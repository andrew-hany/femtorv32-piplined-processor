==> flow/design.v <==
module UART_receiver_multiple_Keys(
      input clk,  
      input uart_in,  
      output [7:0]out  
    );
	UART_receiver_switch #(8'h61) IN7 (clk, uart_in, out[7]);	 
	UART_receiver_switch #(8'h73) IN6 (clk, uart_in, out[6]);	 
	UART_receiver_switch #(8'h64) IN5 (clk, uart_in, out[5]);	 
	UART_receiver_switch #(8'h66) IN4 (clk, uart_in, out[4]);	 
	UART_receiver_switch #(8'h7a) IN3 (clk, uart_in, out[3]);	 
	UART_receiver_switch #(8'h78) IN2 (clk, uart_in, out[2]);	 
	UART_receiver_switch #(8'h63) IN1 (clk, uart_in, out[1]);	 
	UART_receiver_switch #(8'h76) IN0 (clk, uart_in, out[0]);	 
endmodule
`timescale 1ns / 1ps
    module UART_receiver_switch # (parameter key = 8'h61) ( 
      input clk,  
      input uart_in,  
      output out  
      );
      reg [3:0] bitcounter = 0;  
      reg [1:0] samplecounter = 0;  
      reg clear_bitcounter, inc_bitcounter, inc_samplecounter, clear_samplecounter;  
      reg [13:0] counter = 0;  
      reg state = 0;   
      reg nextstate;  
      reg shift;  
      reg [9:0] rxshiftreg;  
      reg output_reset = 0;  
      reg [31:0] time_counter = 0;  
      parameter clk_freq = 100_000_000;   
      parameter baud_rate = 9_600;  
      parameter oversamples = 4;  
      parameter reset_counter = clk_freq/(baud_rate*oversamples);   
      parameter counter_mid_sample = (oversamples/2);   
      parameter num_bit = 10;  
      parameter reset_high_seconds = 1;
      parameter reset_time_counter = clk_freq*reset_high_seconds;
      assign RxData = rxshiftreg [8:1];  
      assign out = output_reset;
      always @ (posedge clk) begin 
        counter <= counter +1;  
        if (counter >= reset_counter-1) begin  
          counter <=0;  
          state <= nextstate;  
          if (shift)rxshiftreg <= {uart_in,rxshiftreg[9:1]};  
          if (clear_samplecounter) samplecounter <=0;  
          if (inc_samplecounter) samplecounter <= samplecounter +1;  
          if (clear_bitcounter) bitcounter <=0;  
          if (inc_bitcounter)bitcounter <= bitcounter +1;  
        end
        if (rxshiftreg[8:1] == key) begin
           output_reset <= ~output_reset;
           rxshiftreg[8:1] <= 0;
           end 
      end
      always @ (posedge clk) begin  
        shift <= 0;  
        clear_samplecounter <=0;  
        inc_samplecounter <=0;  
        clear_bitcounter <=0;  
        inc_bitcounter <=0;  
        nextstate <=0;  
        case (state)
          0: begin  
            if (uart_in)  
              nextstate <=0;  
            else begin  
              nextstate <=1;  
              clear_bitcounter <=1;  
              clear_samplecounter <=1;  
            end
          end
          1: begin  
            nextstate <= 1;  
            if (samplecounter == counter_mid_sample - 1) shift <= 1;  
            if (samplecounter == oversamples - 1) begin  
              if (bitcounter == num_bit - 1)  
                nextstate <= 0;  
              inc_bitcounter <=1;  
              clear_samplecounter <=1;  
            end
            else inc_samplecounter <=1;  
          end
           default: nextstate <=0;  
         endcase
      end
    endmodule
## Step by step through the tools: UART_receiver_multiple_Keys

The steps from the RTL of UART_receiver_multiple_Keys to its reports follow in flow order.
Line numbers count from 1 in the design file above.
Cell names lack the library's common part.
The mark -- stands for no value.

| inputs | value |
|---|---|
| top module | UART_receiver_multiple_Keys |
| clock | clk |
| standard-cell library | sky130hd |
| library corner | tt_025C_1v80 |

## Elaborated design

Yosys after proc, flatten, opt, wreduce and memory -nomap, before mapping. Memory bits, and registers merged into a memory's read port (data or address), are not among the register bits. Print and check cells are not counted. Equal cells are merged and count once.

| storage and ports | value |
|---|---|
| input bits | 2 |
| register bits | 296 |

| cells by class | value |
|---|---|
| equality and inequality tests | 32 |
| $lt $le $gt $ge | 8 |
| add/sub/neg operators | 24 |
| reductions and logical operators | 40 |
| bitwise operators | 16 |
| muxes and demuxes | 89 |

Operator list:

| kind | number |
|---|---|
| adder 14 x 1 -> 14 bit with constant B | 8 |
| greater-or-equal comparator 14 x 12 -> 1 bit with constant B | 8 |
| == test 8 x 7 -> 1 bit with constant B | 8 |
| two-way mux 4 bit | 16 |
| AND reduction 2 bit | 24 |
| two-way mux 1 bit | 41 |
| nonzero test 2 bit | 16 |
| adder 4 x 1 -> 4 bit with constant B | 8 |
| == test 4 bit with constant B | 8 |
| parallel mux 1 bit (select 2 bit) | 16 |
| two-way mux 2 bit | 16 |
| NOT 1 bit | 16 |
| adder 2 x 1 -> 2 bit with constant B | 8 |
| == test 2 x 1 -> 1 bit with constant B | 8 |
| == test 2 bit with constant B | 8 |

## Logic depth

Longest topological path by Yosys (ltp), each cell counted once; first at word level (registers and memories cut), then after technology mapping (sequential cells cut; the memories' decode and read muxes count).

| logic depth | value |
|---|---|
| depth after elaboration | 4 |
| ABC_AREA | 0 |
| mapped depth | 8 |
| depth with buffers taken out | 7 |

## Synthesis result

Source: synth_stat.txt of the flow (Yosys; design flattened, memories mapped). It holds for the ABC_AREA given above (unset counts as 0); a run with the other value may have another netlist.

Cell types:

| type | number | total area (um^2) |
|---|---|---|
| dfxtp_1 | 224 | 4.48E+03 |
| edfxtp_1 | 72 | 2.16E+03 |
| nor2_1 | 140 | 525.504 |
| ha_1 | 40 | 500.48 |
| xor2_1 | 49 | 429.162 |
| nor2b_1 | 64 | 400.384 |
| mux2_2 | 30 | 337.824 |
| xnor2_1 | 37 | 324.061 |
| and2_1 | 34 | 212.704 |
| nand2_1 | 53 | 198.941 |
| inv_1 | 50 | 187.68 |
| nand3_1 | 36 | 180.173 |
| o21a_1 | 24 | 180.173 |
| mux2i_1 | 12 | 120.115 |
| and3_1 | 18 | 112.608 |
| o21ai_0 | 21 | 105.101 |
| buf_4 | 9 | 67.565 |
| and4_1 | 7 | 61.309 |

Not listed: further types 42, cells in them 136.

| synthesis totals | value |
|---|---|
| buffer cells | 25 |
| flip-flop cells | 296 |
| cell area after synthesis | 11587.4 um^2 |
| sequential area | 6646.4 um^2 |
| mapped cells | 1056 |

The figures by module come from a second, unflattened synthesis with its own total; it is not the netlist above.

| second synthesis, totals | value |
|---|---|
| cell total of the unflattened synthesis | 1048 |
| area total of the unflattened synthesis | 11905.2 um^2 |

Each row is one instance without its submodules.

Modules:

| module | cells | times used | sequential area (um^2) | area (um^2) |
|---|---|---|---|---|
| UART_receiver_switch #(key=115) | 133 | 1 | 830.8 | 1508.9 |
| UART_receiver_switch #(key=99) | 130 | 1 | 830.8 | 1492.7 |
| UART_receiver_switch #(key=120) | 129 | 1 | 830.8 | 1488.9 |
| UART_receiver_switch #(key=97) | 128 | 1 | 830.8 | 1486.4 |
| UART_receiver_switch #(key=100) | 128 | 1 | 830.8 | 1486.4 |
| UART_receiver_switch #(key=122) | 137 | 1 | 830.8 | 1486.4 |
| UART_receiver_switch #(key=118) | 132 | 1 | 830.8 | 1480.2 |
| UART_receiver_switch #(key=102) | 131 | 1 | 830.8 | 1475.2 |
| UART_receiver_multiple_Keys | 0 | 1 | 0.0 | 0.0 |

## Worst setup path after synthesis

Source: OpenSTA report_checks on the synthesized netlist (no wires, ideal clock, input and output delay 20% of the period each), path of least setup slack; recovery checks are left aside. Register names are those of the netlist, which keeps one name where synthesis merged equal registers.

| path after synthesis | value |
|---|---|
| kind | reg-to-reg |
| start | register IN4.counter[0] |
| end | register IN4.bitcounter[0] |
| stages | 8 |
| time at the first pin | 0.000 ns |
| data arrival time | 1.514 ns |
| setup slack | 0.288 ns |
| clock period | 2.06 ns |
| library setup time | 0.258 ns |
| required time | 1.802 ns |
| path delay | 1.772 ns |
| synthesis period reached | 1.772 ns |

"path delay" is the arrival time less input delay plus setup time.
"stages": output pins that drive a net of the path, with the launching flip-flop's if there is one; two outputs of one cell count as two.
"synthesis period reached" = period - worst setup slack (recovery checks aside). The figure is calculated, with input and output delays left at 20% of the set period.
Between the ends stands the longest chain of elaborated cells between them, by number of cells; it is not shown to be the way that was timed. Of several equally long chains one is given.
Each line given opens the expression or statement behind the cell; cells for indexed reads and writes are added by Yosys, which also makes memories of some case tables.

| on the way, after synthesis | value |
|---|---|
| cells stage by stage | dfxtp_1 > ha_1 > o21a_1 > o21ai_1 > a21oi_1 > or3_1 > clkbuf_1 > o21a_1 |
| length of the longest elaborated chain | 2 |
| elaborated cells between the ends (all ways) | 2 |
| RTL lines with such cells | 1 |
| classes of those cells | compare (1); reduce/logical (1) |

Ends and longest elaborated chain, after synthesis:

| what | RTL line | text |
|---|---|---|
| start: declaration | 24 | `reg [13:0] counter = 0;` |
| start: assignment | 42 | `counter <= counter +1;` |
| start: assignment | 44 | `counter <=0;` |
| greater-or-equal comparator 14 x 12 -> 1 bit | 43 | `if (counter >= reset_counter-1) begin` |
| AND reduction 2 bit | -- |  |
| end: assignment | 49 | `if (clear_bitcounter) bitcounter <=0;` |
| end: assignment | 50 | `if (inc_bitcounter)bitcounter <= bitcounter +1;` |
| end: declaration | 21 | `reg [3:0] bitcounter = 0;` |

## Path in the finished layout

From the final timing report of run B: the path of least setup slack in the routed layout; clock arrival at registers is part of the times.

| path after layout | value |
|---|---|
| kind | reg-to-output |
| start | register IN1.output_reset |
| end | output out[1] |
| stages | 2 |
| data arrival time | 1.41 ns |
| time at the first pin | 0.51 ns |
| required time | 2.15 ns |
| setup slack | 0.74 ns |
| clock period | 2.69 ns |

| on the way, after layout | value |
|---|---|
| cells stage by stage | edfxtp_1 > clkdlybuf4s50_1 |
| length of the longest elaborated chain | 0 |
| elaborated cells between the ends (all ways) | 0 |
| RTL lines with such cells | 0 |

Ends and longest elaborated chain, after layout:

| what | RTL line | text |
|---|---|---|
| start: declaration | 29 | `reg output_reset = 0;` |
| start: assignment | 53 | `output_reset <= ~output_reset;` |
| end: declaration | 4 | `output [7:0]out` |

Add stored flow runs of UART_receiver_multiple_Keys

Stored flow runs of UART_receiver_multiple_Keys (2 of them; Yosys, OpenROAD, sky130hd). They differ in their settings and are not a sequence. Constraints: input delay and output delay 20% of the set period each, output load 0.01 pF.
"reached clock period" is the run's clock period less its worst setup slack. It is reckoned from that one timing run; input and output delays stay at 20% of the period that was set.
"allowed time less slack (worst setup path)" means the part of the period allowed to the worst setup path (the constraints hold back 20% at inputs and 20% at outputs) less its slack; where the path has registers, the arrival times of their clocks count too.
"total design power": no workload was simulated; the value follows from the tool's default switching activity.
Among the settings, - means not set for that run.
Among the results, - means that no value is shown for the run.

| stored run | period_ns | CORE_UTILIZATION | PLACE_DENSITY_LB_ADDON | HOLD_SLACK_MARGIN | CORE_ASPECT_RATIO | CORE_MARGIN | CELL_PAD_IN_SITES_GLOBAL_PLACEMENT | CELL_PAD_IN_SITES_DETAIL_PLACEMENT | GPL_TIMING_DRIVEN | CTS_CLUSTER_SIZE | MAX_ROUTING_LAYER | CAP_MARGIN | SLEW_MARGIN | SETUP_SLACK_MARGIN | cell area after synthesis (um^2) | full die area (um^2) | standard-cell area after routing (um^2) | final design utilization (%) | worst setup slack after layout (ns) | total negative setup slack (ns) | smallest hold slack (ns) | total design power (mW) | reached clock period (ns) | allowed time less slack (worst setup path) (ns) | worst setup path kind |
|---|---|---|---|---|---|---|---|---|---|---|---|---|---|---|---|---|---|---|---|---|---|---|---|---|---|
| run A | 1.04 | 72 | 0.28 | 0.24 | 1.03 | 4 | 0 | 1 | 1 | 44 | met4 | 20 | 20 | - | - | - | - | - | - | - | - | - | - | - | - |
| run B | 2.69 | 29 | - | 0.17 | - | 2 | - | 1 | 1 | - | - | 20 | 20 | 0.66 | 11587.4 | 41571.1 | 13494.2 | 34.1 | 0.744 | 0.000 | 0.401 | 13.065 | 1.946 | 1.41 | reg-to-output |

Run A: stopped before the end: placement reported DPL-0033
